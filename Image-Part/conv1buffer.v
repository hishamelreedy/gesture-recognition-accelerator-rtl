==> flow/design.v <==
module conv1buffer(data_out,full,empty,data_in,clk,rst_a,wr_en,rd_en);
   parameter data_width    = 16;
   parameter ram_depth     = 111*111;
   parameter address_width = $clog2(ram_depth);
   output reg [9*data_width-1:0] data_out;
   output      full;
   output      empty;
   input [data_width-1:0]  data_in;
   input      clk;
   input      rst_a;
   input      wr_en;
   input      rd_en;
   reg [address_width-1:0]    wr_pointer;
   reg [address_width-1:0]    rd_pointer;
   reg [address_width :0]     status_count;
   wire [data_width-1:0]      data_ram ;
   reg [data_width-1:0] mem [0:ram_depth-1];
   always @ (posedge clk,posedge rst_a)
     begin
  if(rst_a)
   wr_pointer = -2;
  else
   if(wr_en)
    wr_pointer = wr_pointer+1;
 end
   always @ (posedge clk,posedge rst_a)
     begin
  if(rst_a)
   rd_pointer = 0;
  else
   if(rd_en)
    rd_pointer = rd_pointer+1;
 end
   always @ (posedge clk,posedge rst_a)
    begin
  if(rst_a)
   data_out=0;
  else
   if(rd_en)
    data_out={  data_ram[rd_pointer],data_ram[rd_pointer+1],data_ram[rd_pointer+2],
                data_ram[rd_pointer+224],data_ram[rd_pointer+1+224],data_ram[rd_pointer+2+224],
                data_ram[rd_pointer+448],data_ram[rd_pointer+1+448],data_ram[rd_pointer+2+448]};
    end
   always @ (posedge clk,posedge rst_a)
    begin
  if(rst_a)
   status_count = 0;
  else
   if(wr_en && !rd_en && (status_count != ram_depth))
    status_count = status_count + 1;
  else
   if(rd_en && !wr_en && (status_count != 0))
    status_count = status_count - 1;
    end  
   assign full = (status_count == (ram_depth));
   assign empty = (status_count == 0);
 always @(posedge clk)
 begin
     if(wr_en)
        mem[wr_pointer] <= data_in;
 end
endmodule
Reports on conv1buffer
What the tools print for conv1buffer, step after step.
Line numbers count from 1 in the design file above.
Library cell names are shortened.
{"block": "inputs", "design": "conv1buffer", "clock": "clk", "lib": "sky130hd", "lib_corner": "tt_025C_1v80"}

Word-level counts
Yosys after proc, flatten, opt, wreduce and memory -nomap, before mapping. Memory bits, and registers merged into a memory's read port (data or address), are not among the register bits. Print and check cells are not counted. Equal cells are merged and count once.
{"block": "bits", "reg_bits": 38, "latchBits": 0, "mem_bits_rw": 0, "romBits": 0, "clocked_rd_ports_x_width": 0, "memories": 0, "in_bits": 20, "output_inout_bits": 146, "word_cells": 35}
{"block": "op_classes", "addsub": 10, "n_mul": 0, "div": 0, "cmp": 0, "equal": 2, "shift": 9, "mux": 2, "logic": 0, "n_reduce_logical": 9}
{"block": "op_table", "cell": "16-bit by 32-bit variable part select with 1-bit output", "count": 4}
{"block": "op_table", "cell": "16-bit by 16-bit variable part select with 1-bit output", "count": 4}
{"block": "op_table", "cell": "32-bit by 8-bit adder with 32-bit output with constant B", "count": 2}
{"block": "op_table", "cell": "32-bit by 9-bit adder with 32-bit output with constant B", "count": 2}
{"block": "op_table", "cell": "15-bit 2-to-1 mux", "count": 2}
{"block": "op_table", "cell": "16-bit by 14-bit variable part select with 1-bit output", "count": 1}
{"block": "op_table", "cell": "14-bit by 1-bit adder with 15-bit output with constant B", "count": 1}
{"block": "op_table", "cell": "14-bit by 2-bit adder with 15-bit output with constant B", "count": 1}
{"block": "op_table", "cell": "14-bit by 8-bit adder with 15-bit output with constant B", "count": 1}
{"block": "op_table", "cell": "14-bit by 9-bit adder with 15-bit output with constant B", "count": 1}
{"block": "op_table", "cell": "15-bit by 1-bit adder with 15-bit output with constant B", "count": 1}
{"block": "op_table", "cell": "15-bit by 1-bit subtractor with 15-bit output with constant B", "count": 1}
{"block": "op_table", "cell": "15-bit by 14-bit == test with 1-bit output with constant B", "count": 1}
{"block": "op_table", "cell": "15-bit by 14-bit != test with 1-bit output with constant B", "count": 1}
{"block": "op_table", "cell": "15-bit logical NOT", "count": 1}
{"block": "op_table", "cell": "15-bit nonzero test", "count": 1}
{"block": "op_table", "cell": "1-bit logical AND", "count": 4}
{"block": "op_table", "cell": "1-bit logical NOT", "count": 2}
{"block": "op_table", "cell": "2-bit nonzero test", "count": 1}

Longest topological paths
Depth = most cells in a row (Yosys ltp): at word level without a register or memory, in the mapped netlist without a sequential cell, where the memories' decode and read muxes count.
{"block": "logic_depth", "ltp_word": 5, "ABC_AREA": 0, "depth_mapped": 11, "ltp_nobuf": 11}

Mapped cells and area
The flow's flattened synthesis, as Yosys stat reports it; memories are mapped. The netlist is that of the ABC_AREA named above (0 if unset); the other value can give another one.
Totals and module areas in this step are rounded.
{"block": "by_type", "cell": "buf_4", "count": 144, "area_total_um2": 1.08E+03}
{"block": "by_type", "cell": "dfrtp_1", "count": 15, "area_total_um2": 375.36}
{"block": "by_type", "cell": "ha_1", "count": 13, "area_total_um2": 162.656}
{"block": "by_type", "cell": "mux2_2", "count": 12, "area_total_um2": 135.13}
{"block": "by_type", "cell": "xnor2_1", "count": 10, "area_total_um2": 87.584}
{"block": "by_type", "cell": "a21o_1", "count": 6, "area_total_um2": 45.043}
{"block": "by_type", "cell": "xor2_1", "count": 4, "area_total_um2": 35.034}
{"block": "by_type", "cell": "a21oi_1", "count": 6, "area_total_um2": 30.029}
{"block": "by_type", "cell": "nor2_1", "count": 7, "area_total_um2": 26.275}
{"block": "by_type", "cell": "buf_6", "count": 2, "area_total_um2": 22.522}
{"block": "by_type", "cell": "a221o_1", "count": 2, "area_total_um2": 20.019}
{"block": "by_type", "cell": "fa_1", "count": 1, "area_total_um2": 20.019}
{"block": "by_type", "cell": "or3b_2", "count": 2, "area_total_um2": 17.517}
{"block": "by_type", "cell": "a31oi_1", "count": 2, "area_total_um2": 12.512}
{"block": "by_type", "cell": "nor4_1", "count": 2, "area_total_um2": 12.512}
{"block": "by_type", "cell": "or2_2", "count": 2, "area_total_um2": 12.512}
{"block": "by_type", "cell": "a311o_2", "count": 1, "area_total_um2": 11.261}
{"block": "by_type", "cell": "and3_4", "count": 1, "area_total_um2": 11.261}
Not listed: further types 28, cells in them 33.
{"block": "mapped", "stdcells": 265, "area_um2": 2300, "seqArea_um2": 380, "ffs": 15, "n_buf": 146}

Timing after synthesis
OpenSTA on the mapped netlist: ideal clock, no wires. The path of least setup slack (recovery checks aside). Input and output delay are each 20% of the period. Register names are those of the netlist, which keeps one name where synthesis merged equal registers.
{"block": "synth_timing", "path_kind": "input-to-reg", "from": "input rd_en", "to": "register status_count[11]", "period_ps": 4340, "input_delay_ps": 868, "setup_ps": 125, "launch_ps": 868, "t_arrival_ps": 3213, "required_time_ps": 4215, "setup_slack_ps": 1002, "delay_ps": 2470, "path_stages": 8, "n_path_buf": 0, "period_less_setup_slack_ps": 3338}
"delay_ps" is the arrival time less input delay plus setup time.
"path_stages" counts driving pins, that of a launching flip-flop among them; a cell with two outputs on the path counts twice.
"period_less_setup_slack_ps" is the clock period less the worst setup slack; recovery checks do not enter. This is arithmetic on one report: input and output delays are still those of the set period (20% each).
The rows between start and end are the longest chain of elaborated cells between them; the timing report does not say that the signal goes this way. Where chains are equally long, one stands for them.
Each line given opens the expression or statement behind the cell; cells for indexed reads and writes are added by Yosys, which also makes memories of some case tables.
At most two assigning lines are given for a register; there are more.
{"block": "synth_between", "path_cell_list": "or3b_2 ha_1 and3_4 a221o_1 a311o_2 a21oi_2 xnor2_1 mux2_2", "elab_chain_len": 4, "cone_cells": 8, "cone_lines": 2, "classes_between": "mux: 2; reduce/logical: 6"}
{"block": "synth_lines", "item": "start, declared", "line_no": 12, "text": "input      rd_en;"}
{"block": "synth_lines", "item": "1-bit logical AND x2", "line_no": 52, "text": "if(rd_en && !wr_en && (status_count != 0))"}
{"block": "synth_lines", "item": "15-bit 2-to-1 mux", "line_no": 52}
{"block": "synth_lines", "item": "15-bit 2-to-1 mux", "line_no": 49, "text": "if(wr_en && !rd_en && (status_count != ram_depth))"}
{"block": "synth_lines", "item": "end, assigned", "line_no": 50, "text": "status_count = status_count + 1;"}
{"block": "synth_lines", "item": "end, assigned", "line_no": 53, "text": "status_count = status_count - 1;"}
{"block": "synth_lines", "item": "end, declared", "line_no": 15, "text": "reg [address_width :0]     status_count;"}

Timing after layout
Path of least setup slack in the final report of run A (OpenROAD, finished layout, wires in). Where an end is a register, its clock arrival counts in the times.
The path's times are printed in steps of 10 ps; the period is the one set.
{"block": "layout_timing", "path_kind": "input-to-reg", "from": "input rd_en", "to": "register status_count[13]", "period_ps": 2210, "input_delay_ps": 440, "setup_ps": 110, "launch_ps": 440, "t_arrival_ps": 3130, "required_time_ps": 2360, "setup_slack_ps": -760, "path_stages": 10, "n_path_buf": 2}
The rows between start and end are the longest chain of elaborated cells between them; the timing report does not say that the signal goes this way. Where chains are equally long, one stands for them.
At most two assigning lines are given for a register; there are more.
{"block": "layout_between", "path_cell_list": "clkdlybuf4s50_1 or3b_4 buf_4 ha_1 a21o_1 a221o_1 a221o_1 a31oi_1 xnor2_1 mux2_2", "elab_chain_len": 4, "cone_cells": 8, "cone_lines": 2, "classes_between": "mux: 2; reduce/logical: 6"}
{"block": "layout_lines", "item": "start, declared", "line_no": 12, "text": "input      rd_en;"}
{"block": "layout_lines", "item": "1-bit logical AND x2", "line_no": 52, "text": "if(rd_en && !wr_en && (status_count != 0))"}
{"block": "layout_lines", "item": "15-bit 2-to-1 mux", "line_no": 52}
{"block": "layout_lines", "item": "15-bit 2-to-1 mux", "line_no": 49, "text": "if(wr_en && !rd_en && (status_count != ram_depth))"}
{"block": "layout_lines", "item": "end, assigned", "line_no": 50, "text": "status_count = status_count + 1;"}
{"block": "layout_lines", "item": "end, assigned", "line_no": 53, "text": "status_count = status_count - 1;"}
{"block": "layout_lines", "item": "end, declared", "line_no": 15, "text": "reg [address_width :0]     status_count;"}

## Implementation results

Settings and measured results of 2 stored flow runs for module conv1buffer (sky130hd), not sorted in any way. The constraints put input and output delay at 20% of the set period each and load the outputs with 0.01 pF.
"period_reached_ps" is the run's clock period less its worst setup slack. It is reckoned from that one timing run; input and output delays stay at 20% of the period that was set.
"critical_path_time_ps" means the part of the period allowed to the worst setup path (the constraints hold back 20% at inputs and 20% at outputs) less its slack; where the path has registers, the arrival times of their clocks count too.
"critical_path_time_ps" is known to 10 ps.
Results are given in rounded form.

Run A
==> flow/run.sh <==
#!/bin/bash
# the make line also repeats the synthesis and layout settings of config.mk as NAME=value (left out here)
make -C /OpenROAD-flow-scripts/flow DESIGN_CONFIG=/design/flow/config.mk WORK_HOME=/design/flow/orfs CLKGATE_MAP_FILE= finish
==> flow/config.mk <==
export PLATFORM = sky130hd
export DESIGN_NAME = conv1buffer
export DESIGN_NICKNAME = conv1buffer
export VERILOG_FILES = /design/flow/design.v
export SDC_FILE = /design/flow/constraint.sdc
export NUM_CORES = 4
export LEC_CHECK = 0
export CAP_MARGIN = 20
export CELL_PAD_IN_SITES_DETAIL_PLACEMENT = 0
export CORE_MARGIN = 2
export CORE_UTILIZATION = 51
export CTS_CLUSTER_SIZE = 82
export GPL_ROUTABILITY_DRIVEN = 0
export SLEW_MARGIN = 20
export TNS_END_PERCENT = 100
==> flow/constraint.sdc <==
create_clock -name core_clock -period 2.21 [get_ports {clk}]
set_input_delay 0.4420 -clock core_clock [delete_from_list [all_inputs] [get_ports {clk}]]
set_output_delay 0.4420 -clock core_clock [all_outputs]
set_load 0.01 [all_outputs]

==> results of run A, as JSON <==
{
  "yosys_chip_area_um2": 2300,
  "die_um2": 5100,
  "cell_area_final_um2": 2600,
  "final_setup_ws_ps": -760,
  "setup_tns_ps": -6900,
  "period_reached_ps": 2975,
  "critical_path_time_ps": 2530,
  "worst_path_kind": "input-to-reg"
}

Run B
==> flow/run.sh <==
#!/bin/bash
# the make line also repeats the synthesis and layout settings of config.mk as NAME=value (left out here)
make -C /OpenROAD-flow-scripts/flow DESIGN_CONFIG=/design/flow/config.mk WORK_HOME=/design/flow/orfs CLKGATE_MAP_FILE= finish
==> flow/config.mk <==
export PLATFORM = sky130hd
export DESIGN_NAME = conv1buffer
export DESIGN_NICKNAME = conv1buffer
export VERILOG_FILES = /design/flow/design.v
export SDC_FILE = /design/flow/constraint.sdc
export NUM_CORES = 4
export LEC_CHECK = 0
export CAP_MARGIN = 20
export CELL_PAD_IN_SITES_GLOBAL_PLACEMENT = 1
export CORE_ASPECT_RATIO = 1.24
export CORE_MARGIN = 5
export CORE_UTILIZATION = 64
export CTS_CLUSTER_SIZE = 13
export GPL_ROUTABILITY_DRIVEN = 0
export GPL_TIMING_DRIVEN = 0
export MAX_ROUTING_LAYER = met5
export PLACE_DENSITY_LB_ADDON = 0.1
export SETUP_SLACK_MARGIN = 0.29
export SLEW_MARGIN = 20
export TNS_END_PERCENT = 100
==> flow/constraint.sdc <==
create_clock -name core_clock -period 2.71 [get_ports {clk}]
set_input_delay 0.5420 -clock core_clock [delete_from_list [all_inputs] [get_ports {clk}]]
set_output_delay 0.5420 -clock core_clock [all_outputs]
set_load 0.01 [all_outputs]

==> results of run B, as JSON <==
{
  "outcome": "stopped before the end: placement reported FLW-0024"
}
